==> flow/design.v <==
module dut_top(
 input        RSTX,
 input        CS,
 input        SCLK,
 input        SDATA,
 output [7:0] REG_00,
 output [7:0] REG_01
);
wire       wen;
wire [7:0] waddr;
wire [7:0] wdata;
spi_slave i_spi_slave (
 .CS    (CS),
 .SCLK  (SCLK),
 .SDATA (SDATA),
 .WEN   (wen),
 .WADDR (waddr),
 .WDATA (wdata)
);
register i_register (
 .RSTX   (RSTX),
 .CLK    (SCLK),
 .WEN    (wen),
 .WADDR  (waddr),
 .WDATA  (wdata),
 .REG_00 (REG_00),
 .REG_01 (REG_01)
);
endmodule
module register(
 input            RSTX,
 input            CLK,
 input            WEN,
 input      [7:0] WADDR,
 input      [7:0] WDATA,
 output reg [7:0] REG_00,
 output reg [7:0] REG_01
);
always @(posedge CLK or negedge RSTX)
  if (!RSTX)                      REG_00 <= 8'h00;
  else if (WEN && WADDR == 8'h00) REG_00 <= WDATA;
always @(posedge CLK or negedge RSTX)
  if (!RSTX)                      REG_01 <= 8'h00;
  else if (WEN && WADDR == 8'h01) REG_01 <= WDATA;
endmodule
module spi_slave(
 input        CS,
 input        SCLK,
 input        SDATA,
 output       WEN,
 output [7:0] WADDR,
 output [7:0] WDATA
);
reg [14:0] shift_reg;
always @(posedge SCLK) shift_reg <= {shift_reg[13:0], SDATA};
assign WADDR = shift_reg[14:7];
assign WDATA = {shift_reg[6:0], SDATA};
reg [3:0] cnt;
always @(posedge SCLK or posedge CS)
  if (CS) cnt <= 4'd0;
  else    cnt <= cnt + 4'd1;
assign WEN = (cnt == 4'd15);
endmodule
### Step by step through the tools: dut_top

The steps from the RTL of dut_top to its reports follow in flow order.
Lines are those of the file above, counted from 1.
Operators carry their Yosys type and port widths (W data, S select, Z words).
Cell names lack the library's common part.
The mark -- stands for no value.

| inputs | value |
|---|---|
| top module | dut_top |
| clock port | SCLK |
| cell library | sky130hd |
| corner | tt_025C_1v80 |

### After elaboration

Counts by Yosys on the flattened word-level netlist (proc, flatten, opt, wreduce; memories kept). Register bits leave out memories and registers merged into their read ports (data or address); mux counts leave out enables and synchronous resets folded into registers. Print and check cells are left out. Cells with the same type and inputs are merged into one.

| cells by class | value |
|---|---|
| reduce/logical cells | 3 |
| equality and inequality tests | 2 |
| add/sub/neg operators | 1 |

Operators with widths:

| operator | count |
|---|---|
| $eq A8 B1 Y1 const B | 1 |
| $logic_not A8 Y1 | 1 |
| $add A4 B1 Y4 const B | 1 |
| $eq A4 B4 Y1 const B | 1 |
| $logic_and A1 B1 Y1 | 2 |

| storage and ports | value |
|---|---|
| output and inout bits | 16 |
| elaborated cells | 10 |
| bits of input ports | 4 |
| bits in registers | 35 |

### Logic depth

Depth = most cells in a row (Yosys ltp): at word level without a register or memory, in the mapped netlist without a sequential cell, where the memories' decode and read muxes count.

| depth | value |
|---|---|
| depth in word-level cells | 2 |
| ABC_AREA | 0 |
| depth in mapped cells | 5 |
| depth with buffers taken out | 4 |

### Netlist

Source: synth_stat.txt of the flow (Yosys; design flattened, memories mapped). It holds for the ABC_AREA given above (unset counts as 0); a run with the other value may have another netlist.
Totals and module areas in this step are rounded.

| synthesis totals | value |
|---|---|
| flip-flops | 35 |
| buffer cells | 1 |
| mapped area | 1086 µm² |
| mapped cells | 63 |

Cell types:

| type | count |
|---|---|
| dfrtp_1 | 20 |
| dfxtp_1 | 15 |
| mux2_2 | 16 |
| nor4_4 | 1 |
| ha_1 | 1 |
| nand4_2 | 1 |
| and4b_1 | 1 |
| xnor2_1 | 1 |
| xor2_1 | 1 |
| buf_4 | 1 |
| inv_1 | 2 |
| and3_1 | 1 |
| nand3_1 | 1 |
| nor3_1 | 1 |

The figures by module come from a second, unflattened synthesis with its own total; it is not the netlist above.

| second synthesis, totals | value |
|---|---|
| cells (unflattened synthesis) | 65 |
| area total of the unflattened synthesis | 1117 µm² |

Rows give one instance, submodules left out.

By module:

| module | area (µm²) | cells | seq. area (µm²) | instances |
|---|---|---|---|---|
| register | 659.4 | 38 | 400.4 | 1 |
| spi_slave | 457.9 | 27 | 400.4 | 1 |
| dut_top | 0.0 | 0 | 0.0 | 1 |

### Timing after synthesis

OpenSTA on the mapped netlist: ideal clock, no wires. The path of least setup slack (recovery checks aside). Input and output delay are each 20% of the period. Register names are those of the netlist, which keeps one name where synthesis merged equal registers.

| path after synthesis | value |
|---|---|
| path kind | flip-flop to flip-flop |
| from | register i_spi_slave.cnt[0] |
| to | register i_register.REG_00[0] |
| path slack | -0.106 ns |
| stages | 6 |
| setup time | 0.125 ns |
| data required time | 1.255 ns |
| time at the first pin | 0.000 ns |
| period | 1.38 ns |
| path delay | 1.486 ns |
| arrival time | 1.361 ns |
| synthesis period reached | 1.486 ns |

"path delay" = arrival - input delay + setup time.
"stages": output pins that drive a net of the path, with the launching flip-flop's if there is one; two outputs of one cell count as two.
"synthesis period reached" = period - worst setup slack (recovery checks aside). The figure is calculated, with input and output delays left at 20% of the set period.
Between the ends stands the longest chain of elaborated cells between them, by number of cells; it is not shown to be the way that was timed. Of several equally long chains one is given.
Each line given opens the expression or statement behind the cell; cells for indexed reads and writes are added by Yosys, which also makes memories of some case tables.

| on the way, after synthesis | value |
|---|---|
| path through | dfrtp_1 ha_1 and3_1 and4b_1 buf_4 mux2_2 |
| cells in the longest elaborated chain | 2 |
| elaborated cells between the ends (all ways) | 2 |
| source lines of those cells | 2 |

Ends and longest elaborated chain, after synthesis:

| element | RTL line | RTL |
|---|---|---|
| start, declared | 58 | `reg [3:0] cnt;` |
| start, assigned | 60 | `if (CS) cnt <= 4'd0;` |
| start, assigned | 61 | `else    cnt <= cnt + 4'd1;` |
| $eq A4 B4 Y1 | 62 | `assign WEN = (cnt == 4'd15);` |
| $logic_and A1 B1 Y1 | 41 | `else if (WEN && WADDR == 8'h00) REG_00 <= WDATA;` |
| end, assigned | 40 | `if (!RSTX)                      REG_00 <= 8'h00;` |
| end, assigned | 41 |  |
| end, declared | 36 | `output reg [7:0] REG_00,` |

### Path in the finished layout

Path of least setup slack in the final report of flow run 1 (OpenROAD, finished layout, wires in). Where an end is a register, its clock arrival counts in the times.

| path after layout | value |
|---|---|
| path kind | flip-flop to flip-flop |
| from | register i_spi_slave.cnt[0] |
| to | register i_register.REG_00[3] |
| path slack | 0.10 ns |
| period | 1.66 ns |
| time at the first pin | 0.33 ns |
| data required time | 1.88 ns |
| arrival time | 1.79 ns |
| setup time | 0.10 ns |
| stages | 5 |

Between the ends stands the longest chain of elaborated cells between them, by number of cells; it is not shown to be the way that was timed. Of several equally long chains one is given.

| on the way, after layout | value |
|---|---|
| path through | dfrtp_1 ha_1 and3_4 and4b_4 mux2_2 |
| cells in the longest elaborated chain | 2 |
| elaborated cells between the ends (all ways) | 2 |
| source lines of those cells | 2 |

Ends and longest elaborated chain, after layout:

| element | RTL line | RTL |
|---|---|---|
| start, declared | 58 | `reg [3:0] cnt;` |
| start, assigned | 60 | `if (CS) cnt <= 4'd0;` |
| start, assigned | 61 | `else    cnt <= cnt + 4'd1;` |
| $eq A4 B4 Y1 | 62 | `assign WEN = (cnt == 4'd15);` |
| $logic_and A1 B1 Y1 | 41 | `else if (WEN && WADDR == 8'h00) REG_00 <= WDATA;` |
| end, assigned | 40 | `if (!RSTX)                      REG_00 <= 8'h00;` |
| end, assigned | 41 |  |
| end, declared | 36 | `output reg [7:0] REG_00,` |

Add stored flow runs of dut_top

Stored flow runs of dut_top (2 of them; Yosys, OpenROAD, sky130hd). They differ in their settings and are not a sequence. Constraints: input delay and output delay 20% of the set period each, output load 0.01 pF.
By "achieved clock period" is meant the clock period of the run minus its worst setup slack. This is arithmetic on one report: input and output delays are still those of the set period (20% each).
"time of the worst setup path" means the part of the period allowed to the worst setup path (the constraints hold back 20% at inputs and 20% at outputs) less its slack; where the path has registers, the arrival times of their clocks count too.
By "power" is meant OpenSTA's value without simulated activity: inputs other than the clock are taken to toggle once in ten clock periods, and the tool carries that through the logic.
The measured numbers are rounded.
Settings: . = not set for that run.

| name | flow run 1 | flow run 2 |
|---|---|---|
| period_ns | 1.66 | 1.51 |
| CAP_MARGIN | 20 | 20 |
| CORE_MARGIN | 2 | 2 |
| CORE_UTILIZATION | 40 | 35 |
| SLEW_MARGIN | 20 | 20 |
| SETUP_SLACK_MARGIN | . | 0.33 |
| PLACE_DENSITY_LB_ADDON | . | 0.14 |
| HOLD_SLACK_MARGIN | . | 0.05 |
| CELL_PAD_IN_SITES_GLOBAL_PLACEMENT | . | 0 |
| ABC_AREA | . | 0 |
| CTS_CLUSTER_SIZE | . | 51 |
| MAX_ROUTING_LAYER | . | met5 |
| time of the worst setup path (ns) | 1.56 | 1.53 |
| class of the worst setup path | flip-flop to flip-flop | flip-flop to flip-flop |
| utilization after routing | 0.555 | 0.513 |
| total negative slack on setup checks (ns) | 0.000 | -0.143 |
| achieved clock period (ns) | 1.564 | 1.525 |
| standard-cell area of the final layout (µm²) | 1400 | 1540 |
| power (W) | 0.001426 | 0.001543 |
| die footprint (µm²) | 3148 | 3565 |
| setup slack of the worst path (ns) | 0.096 | -0.015 |
| chip area in the Yosys report (µm²) | 1086 | 1086 |
