==> flow/design.v <==
module cordic_sqrt_seq (
 input         rstx,
 input         clk,
 input         start,
 input  [15:0] din,
 output        busy,
 output [15:0] dout
);
reg [3:0] cnt;
wire tracing = (cnt <= 4'd8);
always @(posedge clk or negedge rstx)
  if (!rstx)         cnt <= ~4'd0;
  else if (start)    cnt <=  4'd0;
  else if (!tracing) cnt <= ~4'd0;
  else               cnt <= cnt + 4'd1;
reg [3:0] shamt;
always @(*)
  case (cnt)
  4'd0: shamt = 4'd1;
  4'd1: shamt = 4'd2;
  4'd2: shamt = 4'd3;
  4'd3: shamt = 4'd4;
  4'd4: shamt = 4'd4;
  4'd5: shamt = 4'd5;
  4'd6: shamt = 4'd6;
  4'd7: shamt = 4'd7;
  4'd8: shamt = 4'd8;
  default: shamt = 4'd1;
  endcase
reg [21:0] coordy;
reg [21:0] coordx;
wire [29:0] coordy_shift = {{8{coordy[21]}}, coordy} >> shamt;
wire [29:0] coordx_shift = {{8{coordx[21]}}, coordx} >> shamt;
always @(posedge clk or negedge rstx)
  if (!rstx)        coordy <= 22'd0;
  else if (start)   coordy <= {{2'd0, din} - 18'h02000, 4'd0};
  else if (tracing) coordy <= coordy
                            + ( coordx_shift[21:0] ^ {22{~coordy[21]}} )
                            + {21'd0, ~coordy[21]};
always @(posedge clk or negedge rstx)
  if (!rstx)        coordx <= 22'd0;
  else if (start)   coordx <= {{2'd0, din} + 18'h02000, 4'd0};
  else if (tracing) coordx <= coordx
                            + ( coordy_shift[21:0] ^ {22{~coordy[21]}} )
                            + {21'd0, ~coordy[21]};
wire kick_mult = (cnt == 4'd9);
wire mult_busy;
wire [40:0] prod;
mult #(.BW_CNT(5), .BW_MCAND(22), .BW_MLIER(20)) i_mult (
 .mcand_is_signed (1'b1),
 .mlier_is_signed (1'b0),
 .rstx            (rstx),
 .clk             (clk),
 .start           (kick_mult),
 .mcand           (coordx),
 .mlier           (20'h9A8F3),
 .busy            (mult_busy),
 .prod            (prod)
);
assign busy = tracing | kick_mult | mult_busy;
assign dout = prod[38:23] + {15'd0, prod[22]};
endmodule
module mult(
 clk,
 rstx,
 mcand_is_signed,
 mlier_is_signed,
 start,
 mcand,
 mlier,
 prod,
 busy
);
parameter BW_CNT = 3,    
          BW_MCAND = 3,
          BW_MLIER = 4;
input                          clk;
input                          rstx;
input                          mcand_is_signed;
input                          mlier_is_signed;
input                          start;
input           [BW_MCAND-1:0] mcand;
input           [BW_MLIER-1:0] mlier;
output [BW_MCAND+BW_MLIER-1:0] prod;
output                         busy;
reg [BW_CNT-1:0] cnt;
wire cnt_eq_0 = (cnt == {BW_CNT{1'b0}});
always @(posedge clk or negedge rstx)
  if (~rstx)         cnt <= {BW_CNT{1'b0}};
  else if (start)    cnt <= BW_MLIER;
  else if (cnt_eq_0) cnt <= {BW_CNT{1'b0}};
  else               cnt <= cnt - {{(BW_CNT-1){1'b0}}, 1'd1};
wire cnt_eq_1 = (cnt == {{(BW_CNT-1){1'b0}}, 1'd1});
assign busy = ~cnt_eq_0;
wire last_stage_1 = cnt_eq_1 & mlier_is_signed;
reg [BW_MCAND+BW_MLIER-1:0] prod;
wire [BW_MCAND-1:0] prod1 = (prod[0] ? mcand : {BW_MCAND{1'b0}});
wire [BW_MCAND:0] sum = {   cnt_eq_1
                          ? mcand_is_signed | mlier_is_signed
                          : 1'b0
                        , prod[BW_MCAND+BW_MLIER-1:BW_MLIER] }
                      + { 1'b0
                        ,   {BW_MCAND{last_stage_1}}
                          ^ { prod1[BW_MCAND-1] ^ mcand_is_signed
                            , prod1[BW_MCAND-2:0] } }
                      + {{BW_MCAND{1'b0}}, last_stage_1};
always @(posedge clk or negedge rstx)
  if (~rstx)          prod <= {(BW_MCAND+BW_MLIER){1'b0}};
  else if (start)     prod <= {mcand_is_signed, {(BW_MCAND-1){1'b0}}, mlier};
  else if (~cnt_eq_0) prod <= {sum, prod[BW_MLIER-1:1]};
endmodule
# [Reports on cordic_sqrt_seq]
# The steps from the RTL of cordic_sqrt_seq to its reports follow in flow order.
# Lines are those of the file above, counted from 1.
# Operators carry their Yosys type and port widths (W data, S select, Z words).
# Cell names lack the library's common part.
# The mark n/a stands for no value.
[setup] top_module="cordic_sqrt_seq" clock="clk" cell_library="sky130hd" pvt_corner="tt_025C_1v80"

# [Word level]
# Yosys after proc, flatten, opt, wreduce and memory -nomap, before mapping. Memory bits, and registers merged into a memory's read port (data or address), are not among the register bits. Print and check cells are not counted. Equal cells are merged and count once.
# Memory sizes are those after Yosys's memory passes, which may raise the word count (mostly to a power of two), join words into wider ones and drop unused or constant bits.
[bits] register_bits=95 rom_bits=64 memories=1 out_inout_bits=17 elab_cells=43
[mem_list] memory="(name not given)" words=16 width=4 rd=1 write_ports=0 line=18 rtl="case (cnt)"
[op_classes] n_addsub=10 cmp=1 equal=3 shift=2 n_mux=12 bitwise=7 n_reduce_logical=2
[ops] operator="$mux W22" n=5
[ops] operator="$mux W42" n=2
[ops] operator="$shr A30 B4 Y22" n=2
[ops] operator="$add A22 B1 Y22" n=2
[ops] operator="$add A22 B22 Y22" n=2
[ops] operator="$xor A22 B22 Y22" n=2
[ops] operator="$add A23 B22 Y23" n=1
[ops] operator="$add A16 B14 Y17 const B" n=1
[ops] operator="$sub A16 B14 Y17 const B" n=1
[ops] operator="$add A16 B1 Y16" n=1
[ops] operator="$mux W5" n=2
[ops] operator="$mux W4" n=2
[ops] operator="$sub A5 B1 Y5 const B" n=1
[ops] operator="$eq A5 B1 Y1 const B" n=1
[ops] operator="$logic_not A5 Y1" n=1
[ops] operator="$add A4 B1 Y4 const B" n=1
[ops] operator="$le A4 B4 Y1 const B" n=1
[ops] operator="$eq A4 B4 Y1 const B" n=1
[ops] operator="$not A1 Y1" n=3
[ops] operator="$or A1 B1 Y1" n=2
[ops] operator="$ne A2 B2 Y1 const B" n=1
[ops] operator="$reduce_bool A2 Y1" n=1
[ops] operator="$mux W1" n=1

# [Longest topological paths]
# Longest topological path by Yosys (ltp), each cell counted once; first at word level (registers and memories cut), then after technology mapping (sequential cells cut; the memories' decode and read muxes count).
[logic_depth] depth_word=6 abc_area=0 depth_mapped=25 mapped_depth_nobuf=24

# [Mapped cells and area]
# Source: synth_stat.txt of the flow (Yosys; design flattened, memories mapped). It holds for the ABC_AREA given above (unset counts as 0); a run with the other value may have another netlist.
# Totals and module areas in this step are rounded.
[by_type] cell_type="dfrtp_1" n=91
[by_type] cell_type="ha_1" n=76
[by_type] cell_type="xnor2_1" n=89
[by_type] cell_type="mux2i_1" n=65
[by_type] cell_type="a21oi_1" n=126
[by_type] cell_type="nand2_1" n=168
[by_type] cell_type="nor2_1" n=111
[by_type] cell_type="o21ai_0" n=67
[by_type] cell_type="a21o_1" n=34
[by_type] cell_type="clkbuf_1" n=58
[by_type] cell_type="xor2_1" n=23
[by_type] cell_type="and2_1" n=26
[by_type] cell_type="a211oi_1" n=20
[by_type] cell_type="o221ai_1" n=17
[by_type] cell_type="mux2_2" n=13
[by_type] cell_type="nand3_1" n=29
[by_type] cell_type="inv_1" n=29
[by_type] cell_type="dfstp_2" n=4
# Not listed: further types 59, cells in them 232.
[mapped] cell_count=1278 synth_area_um2=10000 ffs=95 buffers=77
# The figures by module come from a second, unflattened synthesis with its own total; it is not the netlist above.
[hier_totals] hier_cells=1412 area_unflattened_um2=11000
# Rows give one instance, submodules left out.
[modules] mod="cordic_sqrt_seq" n_inst=1 n_cells=995 area_um2=7390 mod_seq_area_um2=1210
[modules] mod="mult" n_inst=1 n_cells=417 area_um2=3620 mod_seq_area_um2=1180

# [Path before layout]
# Source: OpenSTA report_checks on the synthesized netlist (no wires, ideal clock, input and output delay 20% of the period each), path of least setup slack; recovery checks are left aside. Register names are those of the netlist, which keeps one name where synthesis merged equal registers.
[synth_timing] path_kind="register -> register" from="register cnt[0]" to="register coordy[20]" tclk_ps=6170 launch_ps=0 arrival_time_ps=5521 required_time_ps=6044 slack_ps=523 delay_ps=5647 path_stages=24 path_buffers=3 period_less_setup_slack_ps=5647
# "delay_ps" is the arrival time less input delay plus setup time.
# "path_stages" counts driving pins, that of a launching flip-flop among them; a cell with two outputs on the path counts twice.
# "period_less_setup_slack_ps" is the clock period less the worst setup slack; recovery checks do not enter. This is arithmetic on one report: input and output delays are still those of the set period (20% each).
# Between the ends stands the longest chain of elaborated cells between them, by number of cells; it is not shown to be the way that was timed. Of several equally long chains one is given.
# A line is the first line of the expression or statement that the cell stems from. Yosys adds cells for indexed reads and writes and turns some case tables into memories.
# A memory read counts as a cell of the chain, while the word-level depth stops at memories.
# At most two assigning lines are given for a register; there are more.
[synth_between] path_cell_list="dfstp_2 > inv_1 > ha_1 > mux2i_1 > or2_1 > clkbuf_1 > clkbuf_1 > clkbuf_1 > mux2i_1 > mux2i_1 > o21ai_0 > xnor2_1 > ha_1 > a21oi_1 > a21boi_0 > o21ai_0 > a21boi_0 > o311a_1 > o41ai_1 > o211ai_1 > o211ai_1 > o21ai_0 > xor2_1 > a221o_1" elab_chain_len=7
[synth_lines] element="from (decl)" line=9 rtl="reg [3:0] cnt;"
[synth_lines] element="from (assign)" line=12 rtl="if (!rstx)         cnt <= ~4'd0;"
[synth_lines] element="from (assign)" line=14 rtl="else if (!tracing) cnt <= ~4'd0;"
[synth_lines] element="$mem_v2 Z16 W4" line=18 rtl="case (cnt)"
[synth_lines] element="$shr A30 B4 Y22" line=33 rtl="wire [29:0] coordx_shift = {{8{coordx[21]}}, coordx} >> shamt;"
[synth_lines] element="$xor A22 B22 Y22" line=38 rtl="+ ( coordx_shift[21:0] ^ {22{~coordy[21]}} )"
[synth_lines] element="$add A22 B22 Y22" line=37 rtl="else if (tracing) coordy <= coordy"
[synth_lines] element="$add A22 B1 Y22" line=37
[synth_lines] element="$mux W22" line=37
[synth_lines] element="$mux W22" line=36 rtl="else if (start)   coordy <= {{2'd0, din} - 18'h02000, 4'd0};"
[synth_lines] element="to (assign)" line=36
[synth_lines] element="to (assign)" line=37
[synth_lines] element="to (decl)" line=30 rtl="reg [21:0] coordy;"

# [Worst path after layout]
# From the final timing report of stored run 1: the path of least setup slack in the routed layout; clock arrival at registers is part of the times.
# The report prints the path's times to 10 ps; the period is as set.
[layout_timing] path_kind="register -> register" from="register cnt[2]" to="register coordy[20]" tclk_ps=9320 launch_ps=360 arrival_time_ps=6680 required_time_ps=9570 slack_ps=2890 path_stages=22 path_buffers=1
# Between the ends stands the longest chain of elaborated cells between them, by number of cells; it is not shown to be the way that was timed. Of several equally long chains one is given.
# A memory read counts as a cell of the chain, while the word-level depth stops at memories.
# At most two assigning lines are given for a register; there are more.
[layout_between] path_cell_list="dfstp_2 > inv_1 > mux2i_4 > buf_4 > mux2i_1 > mux2i_1 > mux2_2 > nand2_1 > o21ai_0 > xnor2_1 > ha_1 > a21oi_1 > a21boi_0 > o21ai_0 > a21boi_0 > o311a_1 > o41ai_2 > o211ai_1 > o211ai_1 > o21ai_0 > xor2_1 > a221o_1" elab_chain_len=7
[layout_lines] element="from (decl)" line=9 rtl="reg [3:0] cnt;"
[layout_lines] element="from (assign)" line=12 rtl="if (!rstx)         cnt <= ~4'd0;"
[layout_lines] element="from (assign)" line=14 rtl="else if (!tracing) cnt <= ~4'd0;"
[layout_lines] element="$mem_v2 Z16 W4" line=18 rtl="case (cnt)"
[layout_lines] element="$shr A30 B4 Y22" line=33 rtl="wire [29:0] coordx_shift = {{8{coordx[21]}}, coordx} >> shamt;"
[layout_lines] element="$xor A22 B22 Y22" line=38 rtl="+ ( coordx_shift[21:0] ^ {22{~coordy[21]}} )"
[layout_lines] element="$add A22 B22 Y22" line=37 rtl="else if (tracing) coordy <= coordy"
[layout_lines] element="$add A22 B1 Y22" line=37
[layout_lines] element="$mux W22" line=37
[layout_lines] element="$mux W22" line=36 rtl="else if (start)   coordy <= {{2'd0, din} - 18'h02000, 4'd0};"
[layout_lines] element="to (assign)" line=36
[layout_lines] element="to (assign)" line=37
[layout_lines] element="to (decl)" line=30 rtl="reg [21:0] coordy;"

Subject: flow runs of cordic_sqrt_seq

Hi,

Measured data: module cordic_sqrt_seq, platform sky130hd, 2 stored runs of the flow under differing settings, order arbitrary. Input and output delays are each 20% of the period that was set; the output load is 0.01 pF.
"achieved clock period" is the run's clock period less its worst setup slack. It is reckoned from that one timing run; input and output delays stay at 20% of the period that was set.
"worst setup path time": the worst setup path's part of the clock period (all of it between registers, 20% less for each end at a port) less its slack. A launch clock that arrives late makes it longer, a capture clock that arrives late makes it shorter.
"worst setup path time" is given in steps of 10 ps.
The measured numbers are rounded.
[stored run 1] settings: period_ns=9.32, CORE_UTILIZATION=36, PLACE_DENSITY_LB_ADDON=0.12, HOLD_SLACK_MARGIN=0.25, CELL_PAD_IN_SITES_DETAIL_PLACEMENT=0, TNS_END_PERCENT=35, GPL_ROUTABILITY_DRIVEN=0, SLEW_MARGIN=35, MAX_ROUTING_LAYER=met5, CAP_MARGIN=20, CORE_MARGIN=2
[stored run 1] result: chip area after synthesis (Yosys) 10000 µm², die area 29200 µm², standard-cell area of the final layout 11000 µm², utilization 39.7%, worst setup slack after layout 2890 ps, worst hold slack 497 ps, achieved clock period 6431 ps, worst setup path time 6430 ps, worst setup path kind register -> register
[stored run 2] settings: period_ns=4.5, CORE_UTILIZATION=46, SETUP_SLACK_MARGIN=-0.07, PLACE_DENSITY=0.92, CORE_MARGIN=6, CELL_PAD_IN_SITES_DETAIL_PLACEMENT=2, TNS_END_PERCENT=25, ABC_AREA=1, GPL_ROUTABILITY_DRIVEN=1, SLEW_MARGIN=15, MIN_ROUTING_LAYER=met1, CAP_MARGIN=20
[stored run 2] result: did not finish, placement stopped with DPL-0033

Regards
